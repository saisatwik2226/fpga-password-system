==> flow/design.v <==
`timescale 1ns / 1ps
module StateMachine(
    input clk,
    input reset,
    input data_valid,
    input [3:0] digit,
    input lock,
    output unlocked,
    output locked,
    output [31:0] inp_out,
    output [3:0] count_out,
    output permlocked,
    input new
    );
reg [3:0] state;
reg [1:0] fail_count;
reg [3:0] count;
reg [31:0] inp;
reg [31:0] pwd;
reg change;
initial begin
    pwd <= 'h12345678;
end
localparam CHECKDIGIT = 'd0;
localparam COMPARE = 'd1;
localparam UNLOCKED = 'd2;
localparam PERMLOCK = 'd3;
assign unlocked = (state == UNLOCKED);
assign locked = ~unlocked;
assign permlocked = (state == PERMLOCK);
assign inp_out = (change==0)?inp:pwd;
assign count_out = count;
always @(posedge clk) begin
    if (reset == 1'b1) begin
        state <= CHECKDIGIT;
        fail_count <= 0;
        count <= 0;
        inp <= 32'b0;
    end
    else begin   
            case (state)
                CHECKDIGIT: begin
                    if ( count < 8 && fail_count!=3) begin
                        if ( data_valid == 1'b1 ) begin
                            if(change==1'b1)
                                pwd <= {pwd[27:0], digit};
                            else
                                inp <= {inp[27:0], digit};
                            count <= count + 1; 
                        end
                    end
                    else begin
                        if(change == 1'b1)begin
                            state <= CHECKDIGIT;
                            change <= 0;
                        end
                        else
                            state = COMPARE;
                    end
                end
                COMPARE: begin
                    if ( fail_count < 3 ) begin
                        if ( inp == pwd ) begin
                            state <= UNLOCKED;
                         end
                         else begin
                            fail_count <= fail_count + 1;
                            count <= 0;
                            inp <= 32'b0;
                            state <= CHECKDIGIT;
                        end
                    end
                    else begin
                            state <= PERMLOCK; 
                    end
                end
                UNLOCKED: begin
                    state <= UNLOCKED;
                    count <=8;
                    if(new==1'b1) begin
                        state <= CHECKDIGIT;
                        change <= 1'b1;
                        fail_count <= 0;
                        count <= 0;
                        inp <= 32'b0;
                    end
                    if(lock==1'b1) begin
                        state <= CHECKDIGIT;
                        fail_count <= 0;
                        count <= 0;
                        inp <= 32'b0;
                    end
                end
                PERMLOCK: begin
                    state <= PERMLOCK;
                end
            endcase
        end
end
endmodule
== Reports on StateMachine ==
Tool output for the design above, in the order of the flow.
Line numbers count from 1 in the design file above.
Library cell names are shortened.
Not given: --
Set-up
  top: StateMachine
  clock port: clk
  library: sky130hd
  library corner: tt_025C_1v80

== Word level ==
Counts by Yosys on the flattened word-level netlist (proc, flatten, opt, wreduce; memories kept). Register bits leave out memories and registers merged into their read ports (data or address). Print and check cells are left out. Cells with the same type and inputs are merged into one.
Bit counts
  input port bits: 9
  flip-flop bits (word level): 75
  elaborated cells: 68
  output and inout bits: 39
Operators by class
  $lt $le $gt $ge: 2
  muxes and demuxes: 31
  bitwise gates (word level): 2
  reductions and logical operators: 12
  equal/unequal tests: 13
  add/subtract/negate cells: 2
Operators with widths (number)
  32-bit two-way mux: 8
  32-bit case mux with 3-bit select: 1
  32-bit == test: 1
  4-bit two-way mux: 7
  2-bit inequality test (second input constant): 8
  4-bit case mux with 4-bit select: 1
  2-bit two-way mux: 8
  4-bit case mux with 3-bit select: 1
  5-bit AND reduction: 2
  4-bit by 2-bit == test with 1-bit output (second input constant): 2
  4-bit AND reduction: 2
  7-bit AND reduction: 1
  2-bit nonzero test: 2
  4-bit by 1-bit adder with 4-bit output (second input constant): 1
  4-bit by 1-bit == test with 1-bit output (second input constant): 1
  4-bit less-than comparator (second input constant): 1
  4-bit zero test: 1
  4-bit nonzero test: 1
  2-bit case mux with 2-bit select: 1
  3-bit inequality test (second input constant): 1
  3-bit nonzero test: 1
  1-bit two-way mux: 3
  1-bit inverter: 2
  2-bit by 1-bit adder with 2-bit output (second input constant): 1
  2-bit less-than comparator (second input constant): 1
  2-bit AND reduction: 1
  1-bit case mux with 2-bit select: 1
  1-bit logical AND: 1

== Longest topological paths ==
Depth = most cells in a row (Yosys ltp): at word level without a register or memory, in the mapped netlist without a sequential cell, where the memories' decode and read muxes count.
Logic depth
  word-level depth: 4
  ABC_AREA: 0
  depth in mapped cells: 8
  mapped depth without buffers: 7

== Synthesis result ==
Source: synth_stat.txt of the flow (Yosys; design flattened, memories mapped). It holds for the ABC_AREA given above (unset counts as 0); a run with the other value may have another netlist.
Cells by type (number)
  edfxtp_1: 33
  dfxtp_1: 42
  mux2_1: 27
  a22o_1: 32
  xor2_1: 32
  nor4_2: 5
  mux2_2: 5
  clkbuf_1: 10
  nand3_1: 7
  buf_6: 3
  nand2_1: 8
  o2bb2ai_4: 1
  ha_1: 2
  nor4_1: 4
  o31ai_4: 1
  a21oi_1: 4
  mux2i_1: 2
  nand4_1: 3
Not listed: further types 24, cells in them 33.
Mapped netlist
  buffer cells: 14
  standard cells after synthesis: 254
  cell area after synthesis: 0.0033244 mm^2
  flip-flop cells: 75

== Worst setup path after synthesis ==
Source: OpenSTA report_checks on the synthesized netlist (no wires, ideal clock, input and output delay 20% of the period each), path of least setup slack; recovery checks are left aside. Register names are those of the netlist, which keeps one name where synthesis merged equal registers.
Path after synthesis
  path kind: in2reg
  from: in reset
  to: reg pwd[0]
  slack: 1.409 ns
  data arrival time: 3.010 ns
  delay of the path: 2.463 ns
  path buffers: 2
  clock period: 4.84 ns
  stages on the path: 5
  setup time: 0.421 ns
  synthesis period reached: 3.431 ns
"delay of the path" = arrival - input delay + setup time.
"stages on the path" counts driving pins, that of a launching flip-flop among them; a cell with two outputs on the path counts twice.
"synthesis period reached" is the clock period less the worst setup slack; recovery checks do not enter. This is arithmetic on one report: input and output delays are still those of the set period (20% each).
The rows between start and end are the longest chain of elaborated cells between them; the timing report does not say that the signal goes this way. Where chains are equally long, one stands for them.
A line is the first line of the expression or statement that the cell stems from. Yosys adds cells for indexed reads and writes and turns some case tables into memories.
On the way, after synthesis
  path through: clkbuf_1 inv_2 clkbuf_1 nand2_1 nor2_1
  cells in the longest elaborated chain: 2
  elaborated cells between the ends (all ways): 2
RTL lines, path after synthesis
  from (decl): line 4  | input reset,
  1-bit inverter
  5-bit AND reduction
  to (assign): line 46  | pwd <= {pwd[27:0], digit};
  to (decl): line 19  | reg [31:0] pwd;

== Worst path after layout ==
From the final timing report of flow run A: the path of least setup slack in the routed layout; clock arrival at registers is part of the times.
Path after layout
  path kind: reg2out
  from: reg change
  to: out inp_out[15]
  stages on the path: 4
  slack: 0.78 ns
  path buffers: 2
  data arrival time: 2.01 ns
  clock period: 3.49 ns
The rows between start and end are the longest chain of elaborated cells between them; the timing report does not say that the signal goes this way. Where chains are equally long, one stands for them.
On the way, after layout
  path through: edfxtp_1 buf_4 mux2_1 clkdlybuf4s50_1
  cells in the longest elaborated chain: 1
  elaborated cells between the ends (all ways): 1
RTL lines, path after layout
  from (decl): line 20  | reg change;
  from (assign): line 55  | change <= 0;
  from (assign): line 82  | change <= 1'b1;
  32-bit two-way mux: line 31  | assign inp_out = (change==0)?inp:pwd;
  to (decl): line 10  | output [31:0] inp_out,

Wiki page: StateMachine / flow data

Settings and measured results of 2 stored flow runs for module StateMachine (sky130hd), not sorted in any way. The constraints put input and output delay at 20% of the set period each and load the outputs with 0.01 pF.
"achieved clock period" is the run's clock period less its worst setup slack. It is reckoned from that one timing run; input and output delays stay at 20% of the period that was set.
By "worst setup path time" is meant the share of the clock period that the worst setup path is allowed (20% is reserved at inputs, 20% at outputs), minus its slack. Clock arrival times at its registers enter into it.
By "power" is meant OpenSTA's value without simulated activity: inputs other than the clock are taken to toggle once in ten clock periods, and the tool carries that through the logic.
[flow run A] settings: period_ns=3.49, SETUP_SLACK_MARGIN=-0.03, CAP_MARGIN=20, CORE_MARGIN=2, CORE_UTILIZATION=40, SLEW_MARGIN=20
[flow run A] result: chip area after synthesis (Yosys) 0.0033244 mm^2, die area 0.0090564 mm^2, standard-cell area of the final layout 0.0040927 mm^2, utilization 0.503, worst setup slack after layout 0.780 ns, power 1819 uW, achieved clock period 2.710 ns, worst setup path time 2.01 ns, worst setup path kind reg2out
[flow run B] settings: period_ns=2.71, CORE_UTILIZATION=49, SETUP_SLACK_MARGIN=-0.21, PLACE_DENSITY_LB_ADDON=0.14, CORE_ASPECT_RATIO=0.51, ABC_AREA=1, GPL_TIMING_DRIVEN=1, GPL_ROUTABILITY_DRIVEN=1, CAP_MARGIN=20, SLEW_MARGIN=30, MAX_ROUTING_LAYER=met4, CORE_MARGIN=2
[flow run B] result: chip area after synthesis (Yosys) 0.0040301 mm^2, die area 0.0090075 mm^2, standard-cell area of the final layout 0.0048772 mm^2, utilization 0.616, worst setup slack after layout 0.243 ns, power 2879 uW, achieved clock period 2.467 ns, worst setup path time 1.92 ns, worst setup path kind reg2out

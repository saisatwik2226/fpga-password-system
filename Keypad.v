==> flow/design.v <==
`timescale 1ns / 1ps
module Keypad(
    clk,
    Row,
    Col,
    DecodeOut
    );
    input clk;						 
    input [3:0] Row;				 
    output [3:0] Col;			 
    output [3:0] DecodeOut;	 
	reg [3:0] Col;
	reg [3:0] DecodeOut;
	reg [19:0] sclk;
	always @(posedge clk) begin
			if (sclk == 20'b00011000011010100000) begin
				Col <= 4'b0111;
				sclk <= sclk + 1'b1;
			end
			else if(sclk == 20'b00011000011010101000) begin
				if (Row == 4'b0111) begin
					DecodeOut <= 4'b0001;		 
				end
				else if(Row == 4'b1011) begin
					DecodeOut <= 4'b0100; 		 
				end
				else if(Row == 4'b1101) begin
					DecodeOut <= 4'b0111; 		 
				end
				else if(Row == 4'b1110) begin
					DecodeOut <= 4'b0000; 		 
				end
				sclk <= sclk + 1'b1;
			end
			else if(sclk == 20'b00110000110101000000) begin
				Col<= 4'b1011;
				sclk <= sclk + 1'b1;
			end
			else if(sclk == 20'b00110000110101001000) begin
				if (Row == 4'b0111) begin
					DecodeOut <= 4'b0010; 		 
				end
				else if(Row == 4'b1011) begin
					DecodeOut <= 4'b0101; 		 
				end
				else if(Row == 4'b1101) begin
					DecodeOut <= 4'b1000; 		 
				end
				else if(Row == 4'b1110) begin
					DecodeOut <= 4'b1111; 		 
				end
				sclk <= sclk + 1'b1;
			end
			else if(sclk == 20'b01001001001111100000) begin
				Col<= 4'b1101;
				sclk <= sclk + 1'b1;
			end
			else if(sclk == 20'b01001001001111101000) begin
				if(Row == 4'b0111) begin
					DecodeOut <= 4'b0011; 		 
				end
				else if(Row == 4'b1011) begin
					DecodeOut <= 4'b0110; 		 
				end
				else if(Row == 4'b1101) begin
					DecodeOut <= 4'b1001; 		 
				end
				else if(Row == 4'b1110) begin
					DecodeOut <= 4'b1110; 		 
				end
				sclk <= sclk + 1'b1;
			end
			else if(sclk == 20'b01100001101010000000) begin
				Col<= 4'b1110;
				sclk <= sclk + 1'b1;
			end
			else if(sclk == 20'b01100001101010001000) begin
				if(Row == 4'b0111) begin
					DecodeOut <= 4'b1010;  
				end
				else if(Row == 4'b1011) begin
					DecodeOut <= 4'b1011;  
				end
				else if(Row == 4'b1101) begin
					DecodeOut <= 4'b1100;  
				end
				else if(Row == 4'b1110) begin
					DecodeOut <= 4'b1101;  
				end
				sclk <= 20'b00000000000000000000;
			end
			else begin
				sclk <= sclk + 1'b1;
			end
	end
endmodule
**Reports on Keypad**

Tool output for the design above, in the order of the flow.
Line numbers count from 1 in the design file above.
Library cell names are shortened.
The mark n/a stands for no value.

- Top: Keypad
- Clock: clk
- Library: sky130hd
- Corner: tt_025C_1v80

**Elaborated design**

Source: Yosys, flattened and elaborated, memories not mapped. Widths are those after wreduce. Registers that Yosys merges into a memory's read port (data or address) are not register bits. Print and check cells do not count. Equal cells are merged and count once.

- RAM bits: 0
- Flip-flop bits (word level): 28
- Output and inout port bits: 8
- Word width x clocked read ports: 0
- Latch bits: 0
- Memories: 0
- Input port bits: 5
- ROM bits: 0

- Magnitude comparators: 0
- Reduce/logical cells: 5
- Add/subtract/negate cells: 1
- Divide/modulo/power cells: 0
- Bitwise gates (word level): 2
- Muxes and demuxes: 36
- Multipliers: 0
- Eq/ne operators: 17
- Shifts and indexed selects: 0

Operators by type and width:

| kind | count |
|---|---|
| 2-to-1 mux 20 bit | 8 |
| 2-to-1 mux 4 bit | 28 |
| == test 20 x 19 -> 1 bit (second input constant) | 4 |
| == test 20 x 17 -> 1 bit (second input constant) | 2 |
| == test 20 x 18 -> 1 bit (second input constant) | 2 |
| adder 20 x 1 -> 20 bit (second input constant) | 1 |
| == test 4 bit (second input constant) | 3 |
| nonzero test 4 bit | 2 |
| != test 3 bit (second input constant) | 2 |
| AND reduction 6 bit | 1 |
| != test 2 bit (second input constant) | 2 |
| == test 4 x 3 -> 1 bit (second input constant) | 1 |
| != test 4 bit (second input constant) | 1 |
| AND reduction 4 bit | 1 |
| nonzero test 3 bit | 1 |
| inverter 1 bit | 2 |

**Longest topological paths**

Depth = most cells in a row (Yosys ltp): at word level without a register or memory, in the mapped netlist without a sequential cell, where the memories' decode and read muxes count.

- Depth after elaboration: 12
- ABC_AREA: 0
- Mapped depth: 7

**Synthesis result**

Yosys stat after the flow's synthesis: flattened, memories mapped to cells. It holds for the ABC_AREA given above (unset counts as 0); a run with the other value may have another netlist.

Cells by type:

| type | count | area in all (um^2) |
|---|---|---|
| dfxtp_1 | 24 | 480.461 |
| edfxtp_1 | 4 | 120.115 |
| xnor2_1 | 11 | 96.342 |
| nor2_1 | 22 | 82.579 |
| xor2_1 | 9 | 78.826 |
| nand3_1 | 13 | 65.062 |
| and3_1 | 7 | 43.792 |
| nand2_1 | 9 | 33.782 |
| and4_1 | 3 | 26.275 |
| and4bb_1 | 2 | 25.024 |
| ha_1 | 2 | 25.024 |
| nor3_1 | 5 | 25.024 |
| buf_6 | 2 | 22.522 |
| inv_1 | 6 | 22.522 |
| nor3b_1 | 3 | 22.522 |
| nand4_4 | 1 | 21.27 |
| nor4_4 | 1 | 21.27 |
| and4b_1 | 2 | 20.019 |

Not listed: further types 25, cells in them 37.

- Mapped flip-flops: 28
- Chip area (Yosys): 1515.2 um^2
- Sequential area: 600.6 um^2
- Cells in the netlist: 163

**Path before layout**

Source: OpenSTA report_checks on the synthesized netlist (no wires, ideal clock, input and output delay 20% of the period each), path of least setup slack; recovery checks are left aside. Register names are those of the netlist, which keeps one name where synthesis merged equal registers.

- Path type: input-to-reg
- From: input Row[2]
- To: register DecodeOut[0]
- Time at the first pin: 0.568 ns
- Period: 2.84 ns
- Driving pins on the path: 4
- Input delay: 0.568 ns
- Path delay: 1.499 ns
- Slack: 0.774 ns
- Data arrival time: 1.710 ns
- Synthesis period reached: 2.066 ns

"path delay" is the arrival time less input delay plus setup time.
"driving pins on the path" counts driving pins, that of a launching flip-flop among them; a cell with two outputs on the path counts twice.
"synthesis period reached" = period - worst setup slack (recovery checks aside). The figure is calculated, with input and output delays left at 20% of the set period.
Between the ends stands the longest chain of elaborated cells between them, by number of cells; it is not shown to be the way that was timed. Of several equally long chains one is given.
Each line given opens the expression or statement behind the cell; cells for indexed reads and writes are added by Yosys, which also makes memories of some case tables.
At most two assigning lines are given for a register; there are more.
The path ends at the enable pin of a flip-flop; only ways to that pin are counted.

- Path through: clkbuf_1 > nor3b_1 > a21oi_1 > nor4_2
- Length of the longest elaborated chain: 3
- Elaborated cells between the ends (all ways): 6

RTL lines, path after synthesis:

| item | line | source |
|---|---|---|
| start: declaration | 9 | `input [3:0] Row;` |
| == test 4 x 3 -> 1 bit | 78 | `if(Row == 4'b0111) begin` |
| nonzero test 4 bit | n/a |  |
| AND reduction 6 bit | n/a |  |
| end: assignment | 79 | `DecodeOut <= 4'b1010;` |
| end: assignment | 82 | `DecodeOut <= 4'b1011;` |
| end: declaration | 11 | `output [3:0] DecodeOut;` |

**Worst path after layout**

From the final timing report of flow run 1: the path of least setup slack in the routed layout; clock arrival at registers is part of the times.

- Path type: reg-to-reg
- From: register sclk[18]
- To: register DecodeOut[0]
- Data arrival time: 2.08 ns
- Time at the first pin: 0.33 ns
- Driving pins on the path: 7
- Period: 1.89 ns
- Slack: -0.11 ns

Between the ends stands the longest chain of elaborated cells between them, by number of cells; it is not shown to be the way that was timed. Of several equally long chains one is given.
At most two assigning lines are given for a register; there are more.
The path ends at the enable pin of a flip-flop; only ways to that pin are counted.

- Path through: dfxtp_1 > nor4bb_4 > and4b_1 > and3_4 > nor4_2 > nor4_2 > buf_4
- Length of the longest elaborated chain: 3
- Elaborated cells between the ends (all ways): 14
- RTL lines with such cells: 8

RTL lines, path post-layout:

| item | line | source |
|---|---|---|
| start: declaration | 14 | `reg [19:0] sclk;` |
| start: assignment | 18 | `sclk <= sclk + 1'b1;` |
| start: assignment | 33 | `sclk <= sclk + 1'b1;` |
| == test 20 x 17 -> 1 bit | 16 | `if (sclk == 20'b00011000011010100000) begin` |
| inverter 1 bit | n/a |  |
| AND reduction 6 bit | n/a |  |
| end: assignment | 22 | `DecodeOut <= 4'b0001;` |
| end: assignment | 25 | `DecodeOut <= 4'b0100;` |
| end: declaration | 11 | `output [3:0] DecodeOut;` |

Measured results for Keypad: 2 stored runs of the Yosys and OpenROAD flow on sky130hd. The settings differ; the order carries no meaning. The constraints put input and output delay at 20% of the set period each and load the outputs with 0.01 pF.
"period reached": clock period set for the run, less the worst setup slack. It is reckoned from that one timing run; input and output delays stay at 20% of the period that was set.
"allowed time less slack (worst setup path)": the worst setup path's part of the clock period (all of it between registers, 20% less for each end at a port) less its slack. A launch clock that arrives late makes it longer, a capture clock that arrives late makes it shorter.
"total power after layout": no workload was simulated; the value follows from the tool's default switching activity.

### Flow run 1

==> flow/run.sh <==
#!/bin/bash
# the make line also repeats the synthesis and layout settings of config.mk as NAME=value (left out here)
make -C /OpenROAD-flow-scripts/flow DESIGN_CONFIG=/design/flow/config.mk WORK_HOME=/design/flow/orfs CLKGATE_MAP_FILE= finish
==> flow/config.mk <==
export PLATFORM = sky130hd
export DESIGN_NAME = Keypad
export DESIGN_NICKNAME = Keypad
export VERILOG_FILES = /design/flow/design.v
export SDC_FILE = /design/flow/constraint.sdc
export NUM_CORES = 4
export LEC_CHECK = 0
export CAP_MARGIN = 20
export CELL_PAD_IN_SITES_DETAIL_PLACEMENT = 1
export CORE_MARGIN = 5
export CORE_UTILIZATION = 52
export GPL_ROUTABILITY_DRIVEN = 0
export PLACE_DENSITY_LB_ADDON = 0.15
export SLEW_MARGIN = 20
==> flow/constraint.sdc <==
create_clock -name core_clock -period 1.89 [get_ports {clk}]
set_input_delay 0.3780 -clock core_clock [delete_from_list [all_inputs] [get_ports {clk}]]
set_output_delay 0.3780 -clock core_clock [all_outputs]
set_load 0.01 [all_outputs]

Results of flow run 1:
- Total power after layout: 1.095 mW
- Area of the standard cells in the finished layout: 1989.4 um^2
- Area of the die: 4093.4 um^2
- Chip area in the Yosys report: 1515.2 um^2
- Worst hold slack in the final report: 0.510 ns
- Post-route utilization: 71.5 %
- Period reached: 1.998 ns
- Allowed time less slack (worst setup path): 2.00 ns
- Critical path kind: reg-to-reg
- Worst slack on setup checks: -0.108 ns
- Total negative setup slack: -0.445 ns

### Flow run 2

==> flow/run.sh <==
#!/bin/bash
# the make line also repeats the synthesis and layout settings of config.mk as NAME=value (left out here)
make -C /OpenROAD-flow-scripts/flow DESIGN_CONFIG=/design/flow/config.mk WORK_HOME=/design/flow/orfs CLKGATE_MAP_FILE= finish
==> flow/config.mk <==
export PLATFORM = sky130hd
export DESIGN_NAME = Keypad
export DESIGN_NICKNAME = Keypad
export VERILOG_FILES = /design/flow/design.v
export SDC_FILE = /design/flow/constraint.sdc
export NUM_CORES = 4
export LEC_CHECK = 0
export CAP_MARGIN = 20
export CORE_ASPECT_RATIO = 1.58
export CORE_MARGIN = 2
export CORE_UTILIZATION = 20
export CTS_CLUSTER_DIAMETER = 375
export CTS_CLUSTER_SIZE = 70
export MIN_ROUTING_LAYER = met1
export PLACE_DENSITY_LB_ADDON = 0.27
export SLEW_MARGIN = 20
export TNS_END_PERCENT = 50
==> flow/constraint.sdc <==
create_clock -name core_clock -period 1.18 [get_ports {clk}]
set_input_delay 0.2360 -clock core_clock [delete_from_list [all_inputs] [get_ports {clk}]]
set_output_delay 0.2360 -clock core_clock [all_outputs]
set_load 0.01 [all_outputs]

Results of flow run 2:
- Total negative setup slack: -12.846 ns
- Total power after layout: 2.111 mW
- Period reached: 1.824 ns
- Area of the standard cells in the finished layout: 2641.3 um^2
- Allowed time less slack (worst setup path): 1.82 ns
- Critical path kind: reg-to-reg
- Chip area in the Yosys report: 1515.2 um^2
- Area of the die: 8306.4 um^2
- Worst slack on setup checks: -0.644 ns
- Worst hold slack in the final report: 0.456 ns
- Post-route utilization: 36.3 %
